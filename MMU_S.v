==> flow/design.v <==
`timescale 1ns / 1ps
module MAC #(parameter size=4, bit_width=8, bit_width_2=16)(
     clk,
	 rst_n,  
	 acc_out,	
	 data_in,	
	 wt_path_in,
	 data_out,	
	 wt_path_out		
	 );
	input clk;
	input rst_n;  
	input [bit_width-1:0] data_in;   
	input [bit_width-1:0] wt_path_in;    
	output reg [bit_width_2-1:0] acc_out;   
	output reg [bit_width-1:0] data_out;     
	output reg [bit_width-1:0] wt_path_out;		 
	always @(posedge clk or negedge rst_n)begin
		if(!rst_n) begin  
			data_out 	<= 0;
			wt_path_out <= 0;
			acc_out 	<= 0;
		end else begin   
			data_out 	<= data_in;
			wt_path_out <= wt_path_in;
			acc_out     <= acc_out + data_out*wt_path_out;
		end
	end
endmodule
`timescale 1ns / 1ps
module MMU_S #(parameter size=4, bit_width=8, bit_width_2=16, arr_width=32, acc_width=256)  
(
	clk,
	rst_n,
	control,
	data_arr,
	wt_arr,
	acc_out
    );
	input clk;
	input rst_n;
	input control; 
	input [arr_width-1:0] data_arr; 
	input [arr_width-1:0] wt_arr;   
	output reg [acc_width-1:0] acc_out;
	reg [arr_width-1:0] weight_in;  
	always@(posedge clk or negedge rst_n) begin
		if (!rst_n)begin
			weight_in <= 0;
		end else if (control) begin	
			weight_in <= wt_arr;  
		end else begin
			weight_in <= 0;		
		end
	end
	integer x;
	reg [arr_width-1:0] weight_in_d [0:size-1];
	always@(posedge clk or negedge rst_n) begin
		if (!rst_n) begin
			for ( x = 0; x < size; x = x + 1) begin
				weight_in_d[x] <= 0;
			end
		end else begin
			weight_in_d[0] <= weight_in;
			for ( x = 1; x < size; x = x + 1) begin
				weight_in_d[x] <= weight_in_d[x-1] << bit_width;
			end
		end
	end
	integer i, j, k, y;
	reg [bit_width-1:0] w [0:size-1];
	always@(posedge clk or negedge rst_n) begin
		if (!rst_n)begin
			for (i = 0; i < size; i = i + 1) begin
				w[i] <= 0;
			end	
		end else begin	
			for (i = 0; i < size; i = i + 1) begin
				w[i] <= weight_in_d[i][(size*bit_width-1)-:bit_width];
			end	
		end
	end
	localparam delay = size-2;
	reg [bit_width-1:0] w_d [0:size-1][0:delay-1];	
	always@(posedge clk or negedge rst_n) begin
		if (!rst_n) begin
			for ( y = 0; y < size; y = y + 1) begin
				for ( j = 0; j < delay; j = j + 1) begin
					w_d[y][j] <= 0;
				end
			end	
		end else begin	
			for ( y = 0; y < size; y = y + 1) begin
				w_d[y][0] <= w[y];
				for ( j = 1; j < delay; j = j + 1) begin
					w_d[y][j] <= w_d[y][j-1];
				end
			end	
		end
	end
	wire [bit_width-1:0] w_f [0:size-1];
	genvar z;
	generate
		for (z = 0; z < size; z = z + 1) begin : assign_loop
			assign w_f[z] = w_d[z][delay-1];
		end
	endgenerate
	reg [bit_width-1:0] a [0:size-1];
	always@(posedge clk or negedge rst_n) begin
		if (!rst_n)begin
		    for (k = 0; k < size; k = k + 1) begin
				a[k]  <= 0;	
			end	
		end else begin	
		    for (k = 0; k < size; k = k + 1) begin
				a[k]  <= data_arr[k*bit_width+:bit_width];	
			end	
		end
	end
	wire  [bit_width-1:0] a_out [0:size-1][0:size-1] ;
	wire [bit_width-1:0] w_out [0:size-1][0:size-1] ;
	wire [bit_width-1:0] out_pre [0:size-1][0:size-1];
	genvar r, c;
	generate
		for (r = 0; r < size; r = r + 1) begin : mac_r
			for (c = 0; c < size; c = c + 1) begin : mac_c
				if (r == 0 && c == 0) begin
					MAC mac(.clk(clk), .rst_n(rst_n), .acc_out(out_pre[0][0]), .data_in(a[0]), .wt_path_in(w_f[0]), .data_out(a_out[0][0]), .wt_path_out(w_out[0][0]));
				end else if (r == 0) begin
					MAC mac(.clk(clk), .rst_n(rst_n), .acc_out(out_pre[c][0]), .data_in(a[c]), .wt_path_in(w_out[c-1][0]), .data_out(a_out[c][0]), .wt_path_out(w_out[c][0]));
				end else if (c == 0) begin
					MAC mac(.clk(clk), .rst_n(rst_n), .acc_out(out_pre[c][r]), .data_in(a_out[0][r-1]), .wt_path_in(w_f[r]), .data_out(a_out[0][r]), .wt_path_out(w_out[0][r]));
				end else begin
					MAC mac(.clk(clk), .rst_n(rst_n), .acc_out(out_pre[c][r]), .data_in(a_out[c][r-1]), .wt_path_in(w_out[c-1][r]), .data_out(a_out[c][r]), .wt_path_out(w_out[c][r]));
				end
			end
		end
	endgenerate
	integer m, n;
	always@(posedge clk or negedge rst_n) begin
		if (!rst_n)begin
			acc_out <= 0;
		end else begin			
			for(n=0; n<size; n=n+1) begin
				for(m=0; m<size; m=m+1) begin
				acc_out <= {acc_out[acc_width-1:bit_width],out_pre[n][m]};
				end
			end
	   end
	end
endmodule
# ---- Reports on MMU_S
# Tool output for the design above, in the order of the flow.
# Line numbers count from 1 in the design file above.
# Operators: Yosys type, input widths -> output width; for muxes data width and select width s.
# A cell with - has no value.
dict set report design {
  design {MMU_S}
  clock_port {clk}
  lib {sky130hd}
  lib_corner {tt_025C_1v80}
}

# ---- Word level
# Yosys after proc, flatten, opt, wreduce and memory -nomap, before mapping. Enables and synchronous resets that opt folds into registers are not counted as muxes. Print and check cells are not counted. Equal cells are merged and count once.
dict set report word_totals {
  regBits 160
  inputBits 67
  wordCells 22
}
dict set report classes {
  add_sub_neg 1
  mul 1
  mux 1
}
# op n
set ops {}
lappend ops {{$mul 8x8->16} 1}
lappend ops {{$add 16x16->16} 1}
lappend ops {{$mux 8} 1}

# ---- Depth
# Yosys ltp: most cells in a row. Word level: on the elaborated netlist, between registers, memories and ports. Mapped: between sequential cells and ports; inverters and the memories' decode and read muxes count.
dict set report logic_depth {
  depth_word 2
  ABC_AREA 0
  mapped_depth 14
  depth_no_buf 14
}

# ---- Synthesis result
# Source: synth_stat.txt of the flow (Yosys; design flattened, memories mapped). It holds for the ABC_AREA given above (unset counts as 0); a run with the other value may have another netlist.
# Totals and module areas in this step are rounded.
# cell n
set types {}
lappend types {sky130_fd_sc_hd__dfrtp_1 152}
lappend types {sky130_fd_sc_hd__buf_4 248}
lappend types {sky130_fd_sc_hd__fa_1 18}
lappend types {sky130_fd_sc_hd__ha_1 17}
lappend types {sky130_fd_sc_hd__inv_1 36}
lappend types {sky130_fd_sc_hd__nand2_1 26}
lappend types {sky130_fd_sc_hd__and2_1 15}
lappend types {sky130_fd_sc_hd__xnor2_1 9}
lappend types {sky130_fd_sc_hd__xnor3_1 2}
lappend types {sky130_fd_sc_hd__xor2_1 4}
lappend types {sky130_fd_sc_hd__xnor2_2 1}
lappend types {sky130_fd_sc_hd__a21o_1 2}
lappend types {sky130_fd_sc_hd__and2_2 2}
lappend types {sky130_fd_sc_hd__a21oi_1 2}
lappend types {sky130_fd_sc_hd__nand2_2 1}
lappend types {sky130_fd_sc_hd__conb_1 1}
dict set report synth_totals {
  stdcells 536
  area_um2 6790
  seq_area_um2 3800
  ffs 152
}
# The figures by module come from a second, unflattened synthesis with its own total; it is not the netlist above.
dict set report hier_totals {
  cells_unflattened 6164
  hier_area_um2 63200
}
# Rows give one instance, submodules left out.
# module instances n_cells mod_area_um2
set by_module {}
lappend by_module {MAC 16 352 3430}
lappend by_module {MMU_S 1 532 8330}

# ---- Worst setup path after synthesis
# Source: OpenSTA report_checks on the synthesized netlist (no wires, ideal clock, input and output delay 20% of the period each), path of least setup slack; recovery checks are left aside. Register names are those of the netlist, which keeps one name where synthesis merged equal registers.
dict set report synth_timing {
  kind {reg2reg}
  startpoint {reg mac_r[3].mac_c[3].genblk1.genblk1.genblk1.mac.wt_path_out[1]}
  endpoint {reg mac_r[3].mac_c[3].genblk1.genblk1.genblk1.mac.acc_out[7]}
  clock_period_ns 4.39
  setup_time_ns 0.134
  t_arrival_ns 3.712
  path_slack_ns 0.545
  delay_ns 3.846
  driving_pins 14
  n_path_buf 0
  period_less_setup_slack_ns 3.845
}
# "delay_ns" = arrival - input delay + setup time.
# "driving_pins": output pins that drive a net of the path, with the launching flip-flop's if there is one; two outputs of one cell count as two.
# "period_less_setup_slack_ns" is the clock period less the worst setup slack; recovery checks do not enter. This is arithmetic on one report: input and output delays are still those of the set period (20% each).
# The rows between start and end are the longest chain of elaborated cells between them; the timing report does not say that the signal goes this way. Where chains are equally long, one stands for them.
# Each line given opens the expression or statement behind the cell; cells for indexed reads and writes are added by Yosys, which also makes memories of some case tables.
dict set report synth_between {
  cell_sequence {sky130_fd_sc_hd__dfrtp_1 -> sky130_fd_sc_hd__nand2_1 -> sky130_fd_sc_hd__fa_1 -> sky130_fd_sc_hd__inv_1 -> sky130_fd_sc_hd__fa_1 -> sky130_fd_sc_hd__ha_1 -> sky130_fd_sc_hd__inv_1 -> sky130_fd_sc_hd__fa_1 -> sky130_fd_sc_hd__inv_1 -> sky130_fd_sc_hd__fa_1 -> sky130_fd_sc_hd__a21o_1 -> sky130_fd_sc_hd__a21oi_1 -> sky130_fd_sc_hd__xnor3_1 -> sky130_fd_sc_hd__xnor3_1}
  elab_chain_cells 2
  cone_cells 2
  cone_lines 1
}
# item line_no
set synth_rtl {}
lappend synth_rtl {{from (decl)} 17} ;# output reg [bit_width-1:0] wt_path_out;
lappend synth_rtl {{from (assign)} 21} ;# wt_path_out <= 0;
lappend synth_rtl {{from (assign)} 25} ;# wt_path_out <= wt_path_in;
lappend synth_rtl {{$mul 8x8->16} 26} ;# acc_out <= acc_out + data_out*wt_path_out;
lappend synth_rtl {{$add 16x16->16} 26}
lappend synth_rtl {{to (assign)} 22} ;# acc_out <= 0;
lappend synth_rtl {{to (assign)} 26}
lappend synth_rtl {{to (decl)} 15} ;# output reg [bit_width_2-1:0] acc_out;

# ---- Path in the finished layout
# Path of least setup slack in the final report of record 1 (OpenROAD, finished layout, wires in). Where an end is a register, its clock arrival counts in the times.
dict set report layout_timing {
  kind {reg2reg}
  startpoint {reg mac_r[3].mac_c[3].genblk1.genblk1.genblk1.mac.wt_path_out[1]}
  endpoint {reg mac_r[3].mac_c[3].genblk1.genblk1.genblk1.mac.acc_out[7]}
  clock_period_ns 5.57
  setup_time_ns 0.12
  t_arrival_ns 4.37
  path_slack_ns 1.49
  driving_pins 14
  n_path_buf 0
}
# The rows between start and end are the longest chain of elaborated cells between them; the timing report does not say that the signal goes this way. Where chains are equally long, one stands for them.
dict set report layout_between {
  cell_sequence {sky130_fd_sc_hd__dfrtp_1 -> sky130_fd_sc_hd__nand2_1 -> sky130_fd_sc_hd__fa_1 -> sky130_fd_sc_hd__inv_1 -> sky130_fd_sc_hd__fa_1 -> sky130_fd_sc_hd__ha_1 -> sky130_fd_sc_hd__inv_1 -> sky130_fd_sc_hd__fa_1 -> sky130_fd_sc_hd__inv_1 -> sky130_fd_sc_hd__fa_1 -> sky130_fd_sc_hd__a21o_1 -> sky130_fd_sc_hd__a21oi_1 -> sky130_fd_sc_hd__xnor3_1 -> sky130_fd_sc_hd__xnor3_1}
  elab_chain_cells 2
  cone_cells 2
  cone_lines 1
}
# item line_no
set layout_rtl {}
lappend layout_rtl {{from (decl)} 17} ;# output reg [bit_width-1:0] wt_path_out;
lappend layout_rtl {{from (assign)} 21} ;# wt_path_out <= 0;
lappend layout_rtl {{from (assign)} 25} ;# wt_path_out <= wt_path_in;
lappend layout_rtl {{$mul 8x8->16} 26} ;# acc_out <= acc_out + data_out*wt_path_out;
lappend layout_rtl {{$add 16x16->16} 26}
lappend layout_rtl {{to (assign)} 22} ;# acc_out <= 0;
lappend layout_rtl {{to (assign)} 26}
lappend layout_rtl {{to (decl)} 15} ;# output reg [bit_width_2-1:0] acc_out;

; Record of 2 stored runs of the RTL-to-layout flow on MMU_S, platform sky130hd. The runs are unordered. Constraints: input delay and output delay 20% of the set period each, output load 0.01 pF.
; By "achieved_clock_period_ns" is meant the clock period of the run minus its worst setup slack. This is arithmetic on one report: input and output delays are still those of the set period (20% each).
; "worst_path_time_ns" means the part of the period allowed to the worst setup path (the constraints hold back 20% at inputs and 20% at outputs) less its slack; where the path has registers, the arrival times of their clocks count too.
; By "final_power_mw" is meant OpenSTA's value without simulated activity: inputs other than the clock are taken to toggle once in ten clock periods, and the tool carries that through the logic.
; Measured values are rounded.

[record 1: settings]
period_ns = 5.57
CAP_MARGIN = 20
CORE_MARGIN = 2
CORE_UTILIZATION = 40
SLEW_MARGIN = 20
[record 1: results]
achieved_clock_period_ns = 4.083
ws_hold_ns = 0.344
ws_setup_ns = 1.49
post_route_stdcell_area_um2 = 7030
setup_tns_ns = 0.000
yosys.chip_area_um2 = 6790
worst_path_time_ns = 4.08
worstPathKind = reg2reg
die_area_um2 = 18000
final_power_mw = 3.01

[record 2: settings]
period_ns = 4.9
CORE_UTILIZATION = 60
SETUP_SLACK_MARGIN = 1.38
PLACE_DENSITY_LB_ADDON = 0.09
CORE_ASPECT_RATIO = 0.87
CORE_MARGIN = 3
CELL_PAD_IN_SITES_DETAIL_PLACEMENT = 1
GPL_TIMING_DRIVEN = 0
CAP_MARGIN = 35
SLEW_MARGIN = 20
[record 2: results]
outcome = no final report: placement broke off with DPL-0033
